==> flow/design.v <==
`timescale 1ns / 1ps
module adder (a,b,c,sum,cout);
    input a;
    input b;
    input c;
  	output sum;
  	output cout;
	wire w1, w2, w3;
	xor x1(w1,a,b);
	xor x2(sum,w1,c);
	and a1(w2,a,b);
	and a2(w3,w1,c);
	or o1(cout,w2,w3);
endmodule
`timescale 1ns / 1ps
module adder_16bit (a,b,cin,s);		 
input [15:0]a;
input [15:0]b;
input cin;
output [15:0]s;
wire carry;
wire [14:0]c;
adder z0(.a(a[0]),.b(b[0]),.c(cin),.sum(s[0]),.cout(c[0]));
adder z1(.a(a[1]),.b(b[1]),.c(c[0]),.sum(s[1]),.cout(c[1]));
adder z2(.a(a[2]),.b(b[2]),.c(c[1]),.sum(s[2]),.cout(c[2]));
adder z3(.a(a[3]),.b(b[3]),.c(c[2]),.sum(s[3]),.cout(c[3]));
adder z4(.a(a[4]),.b(b[4]),.c(c[3]),.sum(s[4]),.cout(c[4]));
adder z5(.a(a[5]),.b(b[5]),.c(c[4]),.sum(s[5]),.cout(c[5]));
adder z6(.a(a[6]),.b(b[6]),.c(c[5]),.sum(s[6]),.cout(c[6]));
adder z7(.a(a[7]),.b(b[7]),.c(c[6]),.sum(s[7]),.cout(c[7]));
adder z8(.a(a[8]),.b(b[8]),.c(c[7]),.sum(s[8]),.cout(c[8]));
adder z9(.a(a[9]),.b(b[9]),.c(c[8]),.sum(s[9]),.cout(c[9]));
adder z10(.a(a[10]),.b(b[10]),.c(c[9]),.sum(s[10]),.cout(c[10]));
adder z11(.a(a[11]),.b(b[11]),.c(c[10]),.sum(s[11]),.cout(c[11]));
adder z12(.a(a[12]),.b(b[12]),.c(c[11]),.sum(s[12]),.cout(c[12]));
adder z13(.a(a[13]),.b(b[13]),.c(c[12]),.sum(s[13]),.cout(c[13]));
adder z14(.a(a[14]),.b(b[14]),.c(c[13]),.sum(s[14]),.cout(c[14]));
adder z15(.a(a[15]),.b(b[15]),.c(c[14]),.sum(s[15]),.cout(carry));
endmodule
`timescale 1ns / 1ps
module instr_fetch(
                   input reset,
                   input [15:0] npc,
                   input [7:0] cond_address,     
                   input [10:0] uncond_address,   
                   input [5:0] link_address,     
                   input [15:0] register_data_2,
                   input [1:0] branch_type,
                   input BrTaken,
                   input reg_branch,
                   output [15:0] link_pc,
                   output [15:0] pc
                   );
wire [15:0] extended_cond_address;
wire [15:0] extended_uncond_address;
wire [15:0] extended_link_address;
wire [15:0] branch_address;
wire [15:0] npc1, npc2;
wire [15:0] npc_temp;
sign_extend #(.width(8)) sign1(
                               .input_i(cond_address),
                               .extended_address(extended_cond_address)
                               );
sign_extend #(.width(11)) sign2(
                              .input_i(uncond_address),
                              .extended_address(extended_uncond_address)
                                );
sign_extend #(.width(6)) sign3(
                              .input_i(link_address),
                              .extended_address(extended_link_address)
                                );                                
mux4x1 #(.width(16)) mux4x1_1
                            (
                             .in1({{8{cond_address[7]}},cond_address}),
                             .in2({{5{uncond_address[10]}},uncond_address}),
                             .in3({{10{link_address[5]}},link_address}),
                             .in4(register_data_2),
                             .sel(branch_type),
                             .out(branch_address)
                              );
adder_16bit add1(       
                 .a(branch_address),
                 .b(npc),
                 .cin(1'b0),
                 .s(npc_temp)     
                 );               
 mux2x1 #(.width(16)) mux2x1_5
                              (
                                .in1(npc_temp),
                                .in2(register_data_2),
                                .sel(reg_branch),
                                .out(npc1)
                               );            
adder_16bit add2(
                .a(16'h0001),    
                .b(npc),
                .cin(1'b0),
                .s(npc2)
                ); 
assign link_pc = npc2;                   
wire final_branch_sel;
mux2x1 #(.width(1)) mux2x1_2
             (
               .in1(BrTaken),
               .in2(1'b0),
               .sel(reset),
               .out(final_branch_sel)
              );            
mux2x1 #(.width(16)) mux2x1_1
                            (
                             .in1(npc2),       
                             .in2(npc1),    
                             .sel(final_branch_sel),                     
                             .out(pc)          
                             );
endmodule
`timescale 1ns / 1ps
module mux2x1 #(parameter width = 16)(
              input [width-1:0] in1,       
              input [width-1:0] in2,    
              input sel,                     
              output reg [width-1:0] out          
              );
    always @(*)
     begin
       if (sel == 1'b1)
       	out = in2;
       else
        out = in1;
     end
endmodule
`timescale 1ns / 1ps
module mux4x1 #(parameter width = 16)
            (
             input [width-1:0] in1,
             input [width-1:0] in2,
             input [width-1:0] in3,
             input [width-1:0] in4,
             input [1:0] sel,
             output reg [width-1:0] out
              );
    always @(*)
     begin
       if(sel == 2'b00)
       	out = in1;
       else if(sel == 2'b01)
       	out = in2;
       else if(sel == 2'b10)
       	out = in3;
       else
        out = in4;
     end
endmodule
`timescale 1ns / 1ps
module pc_manager(
                  input clk,
                  input reset,
                  input [7:0] cond_address,
                  input [10:0] uncond_address,  
                  input [5:0] link_address,
                  input [15:0] register_data_2,
                  input [1:0] branch_type,  
                  input BrTaken,
                  input reg_branch,
                  output [15:0] link_pc,
                  output [15:0] pc_out
                  );
   wire [15:0] pc, npc;
   assign pc_out = npc;
   pc_update p1(
                .in(pc),   
                .clk(clk),
                .reset(reset),
                .out(npc)   
                 );
   instr_fetch f1(
                  .reset(reset),
                  .npc(npc),
                  .cond_address(cond_address),
                  .uncond_address(uncond_address),
                  .link_address(link_address),
                  .register_data_2(register_data_2),
                  .branch_type(branch_type), 
                  .BrTaken(BrTaken),
                  .reg_branch(reg_branch),
                  .link_pc(link_pc),
                  .pc(pc)
                  );              
endmodule
`timescale 1ns / 1ps
module pc_update(
                  input [15:0] in,   
                  input clk,
                  input reset,
                  output reg [15:0] out   
                 );
     always @(posedge clk)
      begin
       if(reset==1'b1)
        begin
         out <= 16'b0;
        end
        else
         begin
          out <= in;
         end
      end      
endmodule
`timescale 1ns / 1ps
module sign_extend #(parameter width = 1)(
                   input [width-1:0] input_i,
                   output reg [15:0] extended_address
                   );
   always @(*)
    begin
      extended_address = {{(16-width){input_i[width-1]}},input_i};  
    end
endmodule
# Step by step through the tools: pc_manager
# What the tools print for pc_manager, step after step.
# Line numbers count from 1 in the design file above.
# Operators carry their Yosys type and port widths (W data, S select, Z words).
# Library cell names are shortened.
# A cell with -- has no value.
[design]
top = "pc_manager"
clock_port = "clk"
cell_library = "sky130hd"
pvt_corner = "tt_025C_1v80"

# Word level
# Counts by Yosys on the flattened word-level netlist (proc, flatten, opt, wreduce; memories kept). Register bits leave out memories and registers merged into their read ports (data or address); mux counts leave out enables and synchronous resets folded into registers. Print and check cells are left out. Cells with the same type and inputs are merged into one.
[word_totals]
ff_bits = 16
latchBits = 0
ram_bits = 0
romBits = 0
clocked_rd_ports_x_width = 0
memories = 0
in_bits = 47
output_inout_bits = 32
elab_cells = 114
[classes]
addsub = 0
n_mul = 0
div_mod_pow = 0
cmp = 0
eq_ne = 2
shifts = 0
mux = 6
bitwise = 104
reduce_logical = 1
[ops]
columns = ["operator", "count"]
rows = [
  ["$mux W16", 5],
  ["$xor A1 B1 Y1", 46],
  ["$and A1 B1 Y1", 43],
  ["$or A1 B1 Y1", 14],
  ["$eq A2 B1 Y1 const B", 1],
  ["$eq A2 B2 Y1 const B", 1],
  ["$logic_not A2 Y1", 1],
  ["$not A1 Y1", 1],
  ["$mux W1", 1],
]

# Logic depth
# Yosys ltp: most cells in a row. Word level: on the elaborated netlist, between registers, memories and ports. Mapped: between sequential cells and ports; inverters and the memories' decode and read muxes count.
[logic_depth]
word_depth = 36
abc_area = 0
mapped_depth = 22
depth_no_buf = 20

# After synthesis
# Yosys stat after the flow's synthesis: flattened, memories mapped to cells. It holds for the ABC_AREA given above (unset counts as 0); a run with the other value may have another netlist.
# Totals and module areas in this step are rounded.
[by_type]
columns = ["cell_type", "count", "area_total_um2"]
rows = [
  ["dfxtp_1", 16, 320.307],
  ["fa_1", 14, 280.269],
  ["buf_4", 34, 255.245],
  ["mux4_2", 9, 202.694],
  ["ha_1", 15, 187.68],
  ["nand2b_1", 17, 106.352],
  ["a21oi_1", 20, 100.096],
  ["inv_1", 25, 93.84],
  ["o211ai_1", 8, 60.058],
  ["nor2_1", 15, 56.304],
  ["mux4_1", 2, 52.55],
  ["a211oi_1", 6, 45.043],
  ["nand2_1", 10, 37.536],
  ["clkbuf_1", 6, 22.522],
  ["xnor2_1", 2, 17.517],
  ["buf_6", 1, 11.261],
  ["mux2_2", 1, 11.261],
  ["mux2i_1", 1, 10.01],
]
# Other cell types: 7; their cells: 7.
[synth_totals]
cells = 209
synth_area_um2 = 1910
sequential_area_um2 = 320
ff_cells = 16
buffers = 43
# The figures by module come from a second, unflattened synthesis with its own total; it is not the netlist above.
[unflattened]
cells_unflattened = 124
area_unflattened_um2 = 2050
# Each row is one instance without its submodules.
[by_module]
columns = ["module", "instances", "n_cells", "mod_area_um2", "seq_area_um2"]
rows = [
  ["adder", 32, 1, 20.0, 0.0],
  ["mux2x1 (width=16)", 2, 18, 249, 0.0],
  ["pc_update", 1, 33, 464, 320],
  ["mux4x1 (width=16)", 1, 20, 424, 0.0],
  ["mux2x1 (width=1)", 1, 1, 15.0, 0.0],
  ["instr_fetch", 1, 2, 7.5, 0.0],
  ["adder_16bit", 2, 0, 0.0, 0.0],
  ["pc_manager", 1, 0, 0.0, 0.0],
]

# Path before layout
# OpenSTA on the mapped netlist: ideal clock, no wires. The path of least setup slack (recovery checks aside). Input and output delay are each 20% of the period. Register names are those of the netlist, which keeps one name where synthesis merged equal registers.
[synth_path]
path_type = "input port to flip-flop"
startpoint = "in branch_type[0]"
endpoint = "reg p1.out[15]"
clock_period_ns = 13.2
input_delay_ns = 2.640
setup_ns = 0.091
launch_ns = 2.640
arrival_ns = 9.802
required_ns = 13.109
path_slack_ns = 3.307
delay_ns = 7.253
path_stages = 22
path_buffers = 2
period_less_setup_slack_ns = 9.893
# "delay_ns" = arrival - input delay + setup time.
# "path_stages" counts driving pins, that of a launching flip-flop among them; a cell with two outputs on the path counts twice.
# "period_less_setup_slack_ns" = period - worst setup slack (recovery checks aside). The figure is calculated, with input and output delays left at 20% of the set period.
# The rows between start and end are the longest chain of elaborated cells between them; the timing report does not say that the signal goes this way. Where chains are equally long, one stands for them.
# A line is the first line of the expression or statement that the cell stems from. Yosys adds cells for indexed reads and writes and turns some case tables into memories.
[synth_via]
cell_sequence = "buf_4 > buf_4 > mux4_2 > ha_1 > inv_1 > fa_1 > fa_1 > fa_1 > fa_1 > fa_1 > fa_1 > fa_1 > fa_1 > fa_1 > fa_1 > fa_1 > fa_1 > fa_1 > fa_1 > xnor2_1 > xnor2_1 > a311oi_1"
elab_chain_cells = 36
cone_cells = 67
cone_lines = 9
classes_between = "2 x eq/ne; 5 x mux; 59 x logic; 1 x reduce/logical"
[synth_rtl]
columns = ["element", "line", "text"]
rows = [
  ["start, declared", 162, "input [1:0] branch_type,"],
  ["$eq A2 B2 Y1", 148, "else if(sel == 2'b10)"],
  ["$mux W16", 148, ""],
  ["$mux W16", 146, "else if(sel == 2'b01)"],
  ["$mux W16", 144, "if(sel == 2'b00)"],
  ["$xor A1 B1 Y1", 9, "xor x1(w1,a,b);"],
  ["$and A1 B1 Y1", 12, "and a2(w3,w1,c);"],
  ["$or A1 B1 Y1", 13, "or o1(cout,w2,w3);"],
  ["[... 21 more ...]", "--", ""],
  ["$or A1 B1 Y1", 13, ""],
  ["$and A1 B1 Y1", 12, ""],
  ["$or A1 B1 Y1", 13, ""],
  ["$and A1 B1 Y1", 12, ""],
  ["$or A1 B1 Y1", 13, ""],
  ["$xor A1 B1 Y1", 10, "xor x2(sum,w1,c);"],
  ["$mux W16 x2", 126, "if (sel == 1'b1)"],
  ["end, assigned", 201, "out <= 16'b0;"],
  ["end, assigned", 205, "out <= in;"],
  ["end, declared", 195, "output reg [15:0] out"],
]

# Path in the finished layout
# Path of least setup slack in the final report of job 1 (OpenROAD, finished layout, wires in). Where an end is a register, its clock arrival counts in the times.
[layout_path]
path_type = "input port to flip-flop"
startpoint = "in branch_type[0]"
endpoint = "reg p1.out[15]"
clock_period_ns = 12.4
input_delay_ns = 2.48
setup_ns = 0.09
launch_ns = 2.48
arrival_ns = 10.60
required_ns = 12.56
path_slack_ns = 1.96
path_stages = 21
path_buffers = 1
# The rows between start and end are the longest chain of elaborated cells between them; the timing report does not say that the signal goes this way. Where chains are equally long, one stands for them.
[layout_via]
cell_sequence = "clkdlybuf4s50_1 > mux4_2 > ha_1 > inv_1 > fa_1 > fa_1 > fa_1 > fa_1 > fa_1 > fa_1 > fa_1 > fa_1 > fa_1 > fa_1 > fa_1 > fa_1 > fa_1 > fa_1 > xnor2_1 > xnor2_1 > a311oi_1"
elab_chain_cells = 36
cone_cells = 67
cone_lines = 9
classes_between = "2 x eq/ne; 5 x mux; 59 x logic; 1 x reduce/logical"
[layout_rtl]
columns = ["element", "line", "text"]
rows = [
  ["start, declared", 162, "input [1:0] branch_type,"],
  ["$eq A2 B2 Y1", 148, "else if(sel == 2'b10)"],
  ["$mux W16", 148, ""],
  ["$mux W16", 146, "else if(sel == 2'b01)"],
  ["$mux W16", 144, "if(sel == 2'b00)"],
  ["$xor A1 B1 Y1", 9, "xor x1(w1,a,b);"],
  ["$and A1 B1 Y1", 12, "and a2(w3,w1,c);"],
  ["$or A1 B1 Y1", 13, "or o1(cout,w2,w3);"],
  ["[... 21 more ...]", "--", ""],
  ["$or A1 B1 Y1", 13, ""],
  ["$and A1 B1 Y1", 12, ""],
  ["$or A1 B1 Y1", 13, ""],
  ["$and A1 B1 Y1", 12, ""],
  ["$or A1 B1 Y1", 13, ""],
  ["$xor A1 B1 Y1", 10, "xor x2(sum,w1,c);"],
  ["$mux W16 x2", 126, "if (sel == 1'b1)"],
  ["end, assigned", 201, "out <= 16'b0;"],
  ["end, assigned", 205, "out <= in;"],
  ["end, declared", 195, "output reg [15:0] out"],
]

# 2 stored runs of pc_manager in the flow (synthesis by Yosys, layout by OpenROAD, sky130hd cells), in arbitrary order. Constraints: input delay and output delay 20% of the set period each, output load 0.01 pF.
# "worst_path_ns" = time allowed to the worst setup path (clock period - input delay - output delay, where it has them) - its slack; a late launch clock adds to it, a late capture clock takes from it.
# By "total_power_uw" is meant OpenSTA's value without simulated activity: inputs other than the clock are taken to toggle once in ten clock periods, and the tool carries that through the logic.
# Measured values are rounded.

[[run]]
name = "job 1"
[run.settings]
period_ns = 12.4
CAP_MARGIN = 20
CORE_MARGIN = 2
CORE_UTILIZATION = 40
SLEW_MARGIN = 20
[run.results]
setup_tns_ns = 0.000
post_route_stdcell_area_um2 = 2500
total_power_uw = 202
worst_path_ns = 7.96
path_kind = "input port to flip-flop"
design.die.area_um2 = 5350
synth_area_um2 = 1910
ws_hold_ns = 0.608
worst_setup_slack_ns = 1.96

[[run]]
name = "job 2"
[run.settings]
period_ns = 16.9
CORE_UTILIZATION = 56
SETUP_SLACK_MARGIN = -0.05
CORE_ASPECT_RATIO = 1.01
CELL_PAD_IN_SITES_GLOBAL_PLACEMENT = 1
CTS_CLUSTER_DIAMETER = 153
SLEW_MARGIN = 40
MIN_ROUTING_LAYER = "met1"
CAP_MARGIN = 20
CORE_MARGIN = 2
[run.results]
outcome = "unfinished; error GPL-0301 in placement"
